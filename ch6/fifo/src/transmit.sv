==> flow/design.v <==
module handshake_tclk (
    input tclk,
    input resetb_tclk,
    input r_ack,
    input data_avail,
    input [31:0] transmit_data,
    output reg t_rdy,
    output reg [31:0] t_data
);
  localparam IDLE_T = 2'd0, ASSERT_TRDY = 2'd1, DEASSERT_TRDY = 2'd2;
  reg [1:0] t_hndshk_state, t_hndshk_state_nxt;
  reg t_rdy_nxt;
  reg [31:0] t_data_nxt;
  reg r_ack_d1, r_ack_tclk;
  always_comb begin
    t_hndshk_state_nxt = t_hndshk_state;
    t_rdy_nxt = 1'b0;
    t_data_nxt = t_data;
    case (t_hndshk_state)
      IDLE_T: begin
        if (data_avail) begin
          t_hndshk_state_nxt = ASSERT_TRDY;
          t_rdy_nxt = 1'b1;
          t_data_nxt = transmit_data;   
        end
      end
      ASSERT_TRDY: begin
        if (r_ack_tclk) begin
          t_rdy_nxt = 1'b0;
          t_hndshk_state_nxt = DEASSERT_TRDY;
          t_data_nxt = 'd0;
        end else begin
          t_rdy_nxt  = 1'b1;
          t_data_nxt = t_data;
        end
      end
      DEASSERT_TRDY: begin
        if (!r_ack_tclk) begin
          if (data_avail) begin
            t_hndshk_state_nxt = ASSERT_TRDY;
            t_rdy_nxt = 1'b1;
            t_data_nxt = transmit_data;
          end else begin
            t_hndshk_state_nxt = IDLE_T;
          end
        end
      end
      default: begin
      end
    endcase
  end
  always_ff @(posedge tclk or negedge resetb_tclk) begin
    if (!resetb_tclk) begin
      t_hndshk_state <= IDLE_T;
      t_rdy <= 1'b0;
      t_data <= 'd0;
      r_ack_d1 <= 1'b0;
      r_ack_tclk <= 1'b0;
    end else begin
      t_hndshk_state <= t_hndshk_state_nxt;
      t_rdy <= t_rdy_nxt;
      t_data <= t_data_nxt;
      r_ack_d1 <= r_ack;
      r_ack_tclk <= r_ack_d1;
    end
  end
endmodule
---- From RTL to reports: handshake_tclk ----
The steps from the RTL of handshake_tclk to its reports follow in flow order.
Line numbers count from 1 in the design file above.
Cell names lack the library's common part.
Not given: --
set-up
  top module .............................. handshake_tclk
  clock input ............................. tclk
  cell library ............................ sky130hd
  corner .................................. tt_025C_1v80

---- Word-level counts ----
Yosys after proc, flatten, opt, wreduce and memory -nomap, before mapping. Memory bits, and registers merged into a memory's read port (data or address), are not among the register bits. Print and check cells are not counted.
bit counts
  register bits ........................... 37
  output and inout bits ................... 33
  cells after elaboration ................. 27
  bits of input ports ..................... 36
cells by class
  multiplexer cells ....................... 13
  eq/ne operators ......................... 5
  reductions and logical operators ........ 4
operators by type and width
  cell                                            number
  parallel mux 32 bit (select 3 bit)              1
  two-way mux 32 bit                              3
  inequality test 2 bit (second input constant)   3
  parallel mux 2 bit (select 3 bit)               1
  two-way mux 2 bit                               3
  AND reduction 4 bit                             1
  two-way mux 1 bit                               4
  AND reduction 3 bit                             1
  nonzero test 3 bit                              1
  parallel mux 1 bit (select 3 bit)               1
  == test 2 x 1 -> 1 bit (second input constant)  1
  == test 2 bit (second input constant)           1
  zero test 2 bit                                 1

---- Longest topological paths ----
Yosys ltp: most cells in a row. Word level: on the elaborated netlist, between registers, memories and ports. Mapped: between sequential cells and ports; inverters and the memories' decode and read muxes count.
depth
  word-level depth ........................ 3
  ABC_AREA ................................ 0
  depth in mapped cells ................... 5
  gate-level depth less buffers ........... 3

---- Mapped cells and area ----
The flow's flattened synthesis, as Yosys stat reports it; memories are mapped. The netlist is that of the ABC_AREA named above (0 if unset); the other value can give another one.
mapped netlist
  flip-flop cells ......................... 38
  buffer cells ............................ 10
  cells in the netlist .................... 156
  sequential part of the area ............. 952.2 µm²
  mapped area ............................. 1773.0 µm²
cell types
  cell type  number  total area (µm²)
  dfrtp_1    37      925.888
  mux2i_1    32      320.307
  nand2b_1   32      200.192
  nand2_1    33      123.869
  buf_12     3       60.058
  dfstp_2    1       26.275
  buf_2      4       20.019
  o21ai_4    1       16.266
  nor2b_4    1       13.763
  clkbuf_1   3       11.261
  nor2_1     3       11.261
  nor2b_2    1       8.758
  o31a_1     1       8.758
  nand3b_1   1       7.507
  o21a_1     1       7.507
  nor2b_1    1       6.256
  o21ai_0    1       5.005

---- Timing after synthesis ----
OpenSTA on the mapped netlist: ideal clock, no wires. The path of least setup slack (recovery checks aside). Input and output delay are each 20% of the period. Register names are those of the netlist, which keeps one name where synthesis merged equal registers.
timing after synthesis
  path kind ............................... register to register
  from .................................... register t_hndshk_state
  to ...................................... register t_data[0]
  buffers on the path ..................... 1
  data required time ...................... 1.507 ns
  time at the first pin ................... 0.000 ns
  delay of the path ....................... 1.242 ns
  path slack .............................. 0.388 ns
  driving pins on the path ................ 5
  arrival time ............................ 1.119 ns
  clock period ............................ 1.63 ns
  library setup time ...................... 0.123 ns
  synthesis period reached ................ 1.242 ns
"delay of the path" = arrival - input delay + setup time.
"driving pins on the path" counts driving pins, that of a launching flip-flop among them; a cell with two outputs on the path counts twice.
"synthesis period reached" is the clock period less the worst setup slack; recovery checks do not enter. This is arithmetic on one report: input and output delays are still those of the set period (20% each).
Where an end lacks its bit number, it is one bit of the signal, or one of the new flip-flops if synthesis recoded a state register.
on the way, after synthesis
  cells stage by stage .................... dfstp_2 > nor2b_1 > o21ai_4 > buf_12 > mux2i_1
ends and longest elaborated chain, after synthesis
  item             RTL line  text
  start, declared  11        reg [1:0] t_hndshk_state, t_hndshk_state_nxt;
  start, assigned  54        t_hndshk_state <= IDLE_T;
  start, assigned  60        t_hndshk_state <= t_hndshk_state_nxt;
  end, assigned    56        t_data <= 'd0;
  end, assigned    62        t_data <= t_data_nxt;
  end, declared    8         output reg [31:0] t_data
Chain of elaborated cells between the ends: none given.

Hand-over note for handshake_tclk

Design handshake_tclk on sky130hd. What follows are 2 stored runs of the flow, each under its own settings; their order means nothing. The constraints put input and output delay at 20% of the set period each and load the outputs with 0.01 pF.

Flow files of job 1
==> flow/run.sh <==
#!/bin/bash
# the make line also repeats the synthesis and layout settings of config.mk as NAME=value (left out here)
make -C /OpenROAD-flow-scripts/flow DESIGN_CONFIG=/design/flow/config.mk WORK_HOME=/design/flow/orfs CLKGATE_MAP_FILE= finish
==> flow/config.mk <==
export PLATFORM = sky130hd
export DESIGN_NAME = handshake_tclk
export DESIGN_NICKNAME = handshake_tclk
export VERILOG_FILES = /design/flow/design.v
export SDC_FILE = /design/flow/constraint.sdc
export NUM_CORES = 4
export LEC_CHECK = 0
export CAP_MARGIN = 20
export CELL_PAD_IN_SITES_DETAIL_PLACEMENT = 0
export CELL_PAD_IN_SITES_GLOBAL_PLACEMENT = 2
export CORE_MARGIN = 2
export CORE_UTILIZATION = 52
export GPL_TIMING_DRIVEN = 1
export PLACE_DENSITY = 0.81
export SLEW_MARGIN = 20
==> flow/constraint.sdc <==
create_clock -name core_clock -period 0.904 [get_ports {tclk}]
set_input_delay 0.1808 -clock core_clock [delete_from_list [all_inputs] [get_ports {tclk}]]
set_output_delay 0.1808 -clock core_clock [all_outputs]
set_load 0.01 [all_outputs]

report of job 1: did not finish, place, GPL-0301

Flow files of job 2
==> flow/run.sh <==
#!/bin/bash
# the make line also repeats the synthesis and layout settings of config.mk as NAME=value (left out here)
make -C /OpenROAD-flow-scripts/flow DESIGN_CONFIG=/design/flow/config.mk WORK_HOME=/design/flow/orfs CLKGATE_MAP_FILE= finish
==> flow/config.mk <==
export PLATFORM = sky130hd
export DESIGN_NAME = handshake_tclk
export DESIGN_NICKNAME = handshake_tclk
export VERILOG_FILES = /design/flow/design.v
export SDC_FILE = /design/flow/constraint.sdc
export NUM_CORES = 4
export LEC_CHECK = 0
export CAP_MARGIN = 20
export CORE_MARGIN = 2
export CORE_UTILIZATION = 69
export MIN_ROUTING_LAYER = met2
export PLACE_DENSITY_LB_ADDON = 0.05
export SLEW_MARGIN = 20
==> flow/constraint.sdc <==
create_clock -name core_clock -period 1.23 [get_ports {tclk}]
set_input_delay 0.2460 -clock core_clock [delete_from_list [all_inputs] [get_ports {tclk}]]
set_output_delay 0.2460 -clock core_clock [all_outputs]
set_load 0.01 [all_outputs]

report of job 2: did not finish, place, FLW-0024

End of note.
