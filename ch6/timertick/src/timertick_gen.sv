==> flow/design.v <==
module timertick_gen #(
    parameter US_COUNTER_MAX = 'd199
) (
    input clk_200,
    input resetb,
    output reg us_tick,
    output reg ms_tick,
    output reg sec_tick
);
  reg [7:0] us_counter;
  wire [7:0] us_counter_nxt = (us_counter == US_COUNTER_MAX) ? 'd0 : (us_counter + 1'b1);
  wire us_tick_nxt = (us_counter == US_COUNTER_MAX);
  reg [9:0] ms_counter, ms_counter_nxt;
  always_comb begin
    ms_counter_nxt = ms_counter;
    if (us_tick) begin
      if (ms_counter == 'd999) begin
        ms_counter_nxt = 'd0;
      end else begin
        ms_counter_nxt = ms_counter + 1'b1;
      end
    end
  end
  assign ms_tick_nxt = (ms_counter == 'd999);
  reg [9:0] sec_counter;
  wire [9:0] sec_counter_nxt = ms_tick ? ((sec_counter == 'd999) ? 'd0 : (sec_counter + 1'b1)) : sec_counter;
  assign sec_tick_nxt = (sec_counter == 'd999);
  always_ff @(posedge clk_200 or negedge resetb) begin
    if (!resetb) begin
      us_counter <= 'd0;
      ms_counter <= 'd0;
      sec_counter <= 'd0;
      us_tick <= 1'b0;
      ms_tick <= 1'b0;
      us_tick <= 1'b0;
    end else begin
      us_counter <= us_counter_nxt;
      ms_counter <= ms_counter_nxt;
      sec_counter <= sec_counter_nxt;
      us_tick <= us_tick_nxt;
      ms_tick <= ms_tick_nxt;
      us_tick <= us_tick_nxt;
    end
  end
endmodule
**Step by step through the tools: timertick_gen**

Tool output for the design above, in the order of the flow.
Line numbers count from 1 in the design file above.
Operators carry their Yosys type and port widths (W data, S select, Z words).
Cell names lack the library's common part.
Not given: n/a

- Top module: timertick_gen
- Clock port: clk_200
- Standard-cell library: sky130hd
- Library corner: tt_025C_1v80

**Word-level counts**

Source: Yosys, flattened and elaborated, memories not mapped. Widths are those after wreduce; folded enables and synchronous resets count as part of the registers. Registers that Yosys merges into a memory's read port (data or address) are not register bits. Print and check cells do not count. Equal cells are merged and count once.

- Muxes and demuxes: 2
- Equal/unequal tests: 2
- Add/sub/neg operators: 2

Operators with widths:

| kind | count |
|---|---|
| $add A10 B1 Y10 const B | 1 |
| $eq A10 B10 Y1 const B | 1 |
| $mux W10 | 1 |
| $add A8 B1 Y8 const B | 1 |
| $eq A8 B8 Y1 const B | 1 |
| $mux W8 | 1 |

- Bits of input ports: 2
- Cells after elaboration: 10
- Register bits after elaboration: 20

**Logic depth**

Depth = most cells in a row (Yosys ltp): at word level without a register or memory, in the mapped netlist without a sequential cell, where the memories' decode and read muxes count.

- Depth after elaboration: 2
- ABC_AREA: 0
- Mapped depth: 4
- Mapped depth without buffers: 4

**Mapped cells and area**

Yosys stat after the flow's synthesis: flattened, memories mapped to cells. It holds for the ABC_AREA given above (unset counts as 0); a run with the other value may have another netlist.

- Flip-flop cells: 20
- Sequential part of the area: 0.0005005 sq mm
- Cell count: 92
- Cell area after synthesis: 0.0009797 sq mm

Cell types:

| cell | count |
|---|---|
| dfrtp_1 | 20 |
| xnor2_1 | 5 |
| nand4_1 | 6 |
| or4_1 | 5 |
| o21ai_0 | 6 |
| nand2_1 | 7 |
| o221ai_1 | 3 |
| ha_1 | 2 |
| nand3_1 | 5 |
| inv_1 | 6 |
| mux2i_1 | 2 |
| xor2_1 | 2 |
| nand4bb_2 | 1 |
| nor3_4 | 1 |
| buf_2 | 2 |
| nand3_2 | 1 |
| nor3_1 | 2 |
| nor3_2 | 1 |

Not listed: further types 13, cells in them 15.

**Worst setup path after synthesis**

OpenSTA on the mapped netlist: ideal clock, no wires. The path of least setup slack (recovery checks aside). Input and output delay are each 20% of the period. Register names are those of the netlist, which keeps one name where synthesis merged equal registers.

- Path type: flip-flop to flip-flop
- Start: reg ms_counter[0]
- End: reg ms_counter[8]
- Launch time at the first pin: 0.000 ns
- Clock period: 1.75 ns
- Data arrival time: 1.274 ns
- Path delay: 1.350 ns
- Data required time: 1.674 ns
- Stages: 5
- Path buffers: 0
- Slack: 0.399 ns
- Setup time: 0.076 ns
- Synthesis period reached: 1.351 ns

"path delay" = arrival - input delay + setup time.
"stages": output pins that drive a net of the path, with the launching flip-flop's if there is one; two outputs of one cell count as two.
"synthesis period reached" is the clock period less the worst setup slack; recovery checks do not enter. This is arithmetic on one report: input and output delays are still those of the set period (20% each).
Between the ends stands the longest chain of elaborated cells between them, by number of cells; it is not shown to be the way that was timed. Of several equally long chains one is given.
Each line given opens the expression or statement behind the cell; cells for indexed reads and writes are added by Yosys, which also makes memories of some case tables.

- Cell sequence: dfrtp_1 -> ha_1 -> nand2_1 -> or4_1 -> o21ai_1
- Cells in the longest elaborated chain: 2

Ends and longest elaborated chain, post-synthesis:

| element | line | text |
|---|---|---|
| start: declaration | 13 | `reg [9:0] ms_counter, ms_counter_nxt;` |
| start: assignment | 31 | `ms_counter <= 'd0;` |
| start: assignment | 38 | `ms_counter <= ms_counter_nxt;` |
| $add A10 B1 Y10 | 20 | `ms_counter_nxt = ms_counter + 1'b1;` |
| $mux W10 | 17 | `if (ms_counter == 'd999) begin` |
| end: assignment | 31 |  |
| end: assignment | 38 |  |
| end: declaration | 13 |  |

**Worst path after layout**

Path of least setup slack in the final report of job 1 (OpenROAD, finished layout, wires in). Where an end is a register, its clock arrival counts in the times.

- Path type: flip-flop to flip-flop
- Start: reg ms_counter[0]
- End: reg ms_counter[8]
- Clock period: 1.4 ns
- Data required time: 1.63 ns
- Setup time: 0.06 ns
- Path buffers: 0
- Stages: 5
- Slack: 0.06 ns
- Launch time at the first pin: 0.30 ns
- Data arrival time: 1.57 ns

Between the ends stands the longest chain of elaborated cells between them, by number of cells; it is not shown to be the way that was timed. Of several equally long chains one is given.

- Cell sequence: dfrtp_1 -> ha_2 -> nand2_4 -> or4_1 -> o21ai_1
- Cells in the longest elaborated chain: 2

Ends and longest elaborated chain, post-layout:

| element | line | text |
|---|---|---|
| start: declaration | 13 | `reg [9:0] ms_counter, ms_counter_nxt;` |
| start: assignment | 31 | `ms_counter <= 'd0;` |
| start: assignment | 38 | `ms_counter <= ms_counter_nxt;` |
| $add A10 B1 Y10 | 20 | `ms_counter_nxt = ms_counter + 1'b1;` |
| $mux W10 | 17 | `if (ms_counter == 'd999) begin` |
| end: assignment | 31 |  |
| end: assignment | 38 |  |
| end: declaration | 13 |  |

FLOW RESULTS
============

Top module timertick_gen; platform sky130hd; tools Yosys and OpenROAD; 2 stored runs in no particular order. Input and output delays are each 20% of the period that was set; the output load is 0.01 pF.
"achieved clock period" = clock period - worst setup slack. The figure is calculated, with input and output delays left at 20% of the set period.
"critical path time" means the part of the period allowed to the worst setup path (the constraints hold back 20% at inputs and 20% at outputs) less its slack; where the path has registers, the arrival times of their clocks count too.
By "total design power" is meant OpenSTA's value without simulated activity: inputs other than the clock are taken to toggle once in ten clock periods, and the tool carries that through the logic.
A setting shown as -- is not set for that run.

| setting or result | job 1 | job 2 |
|---|---|---|
| period_ns | 1.4 | 1.77 |
| CORE_UTILIZATION | 61 | 26 |
| SETUP_SLACK_MARGIN | 0.24 | 0.27 |
| PLACE_DENSITY_LB_ADDON | 0.04 | -- |
| CELL_PAD_IN_SITES_GLOBAL_PLACEMENT | 1 | 2 |
| TNS_END_PERCENT | 85 | -- |
| CAP_MARGIN | 15 | 20 |
| SLEW_MARGIN | 0 | 20 |
| MIN_ROUTING_LAYER | met1 | met2 |
| CORE_MARGIN | 2 | 2 |
| CELL_PAD_IN_SITES_DETAIL_PLACEMENT | -- | 0 |
| ABC_AREA | -- | 1 |
| standard-cell area after routing (sq mm) | 0.0013163 | 0.0012062 |
| setup slack of the worst path (ns) | 0.062 | 0.420 |
| final design utilization (%) | 87.4 | 30.6 |
| chip area after synthesis (Yosys) (sq mm) | 0.0009797 | 0.0010523 |
| total die area (sq mm) | 0.0019426 | 0.0045718 |
| achieved clock period (ns) | 1.338 | 1.350 |
| total design power (mW) | 1.074 | 0.8315 |
| final setup TNS (ns) | 0.000 | 0.000 |
| critical path time (ns) | 1.34 | 1.35 |
| class of the worst setup path | flip-flop to flip-flop | flip-flop to flip-flop |
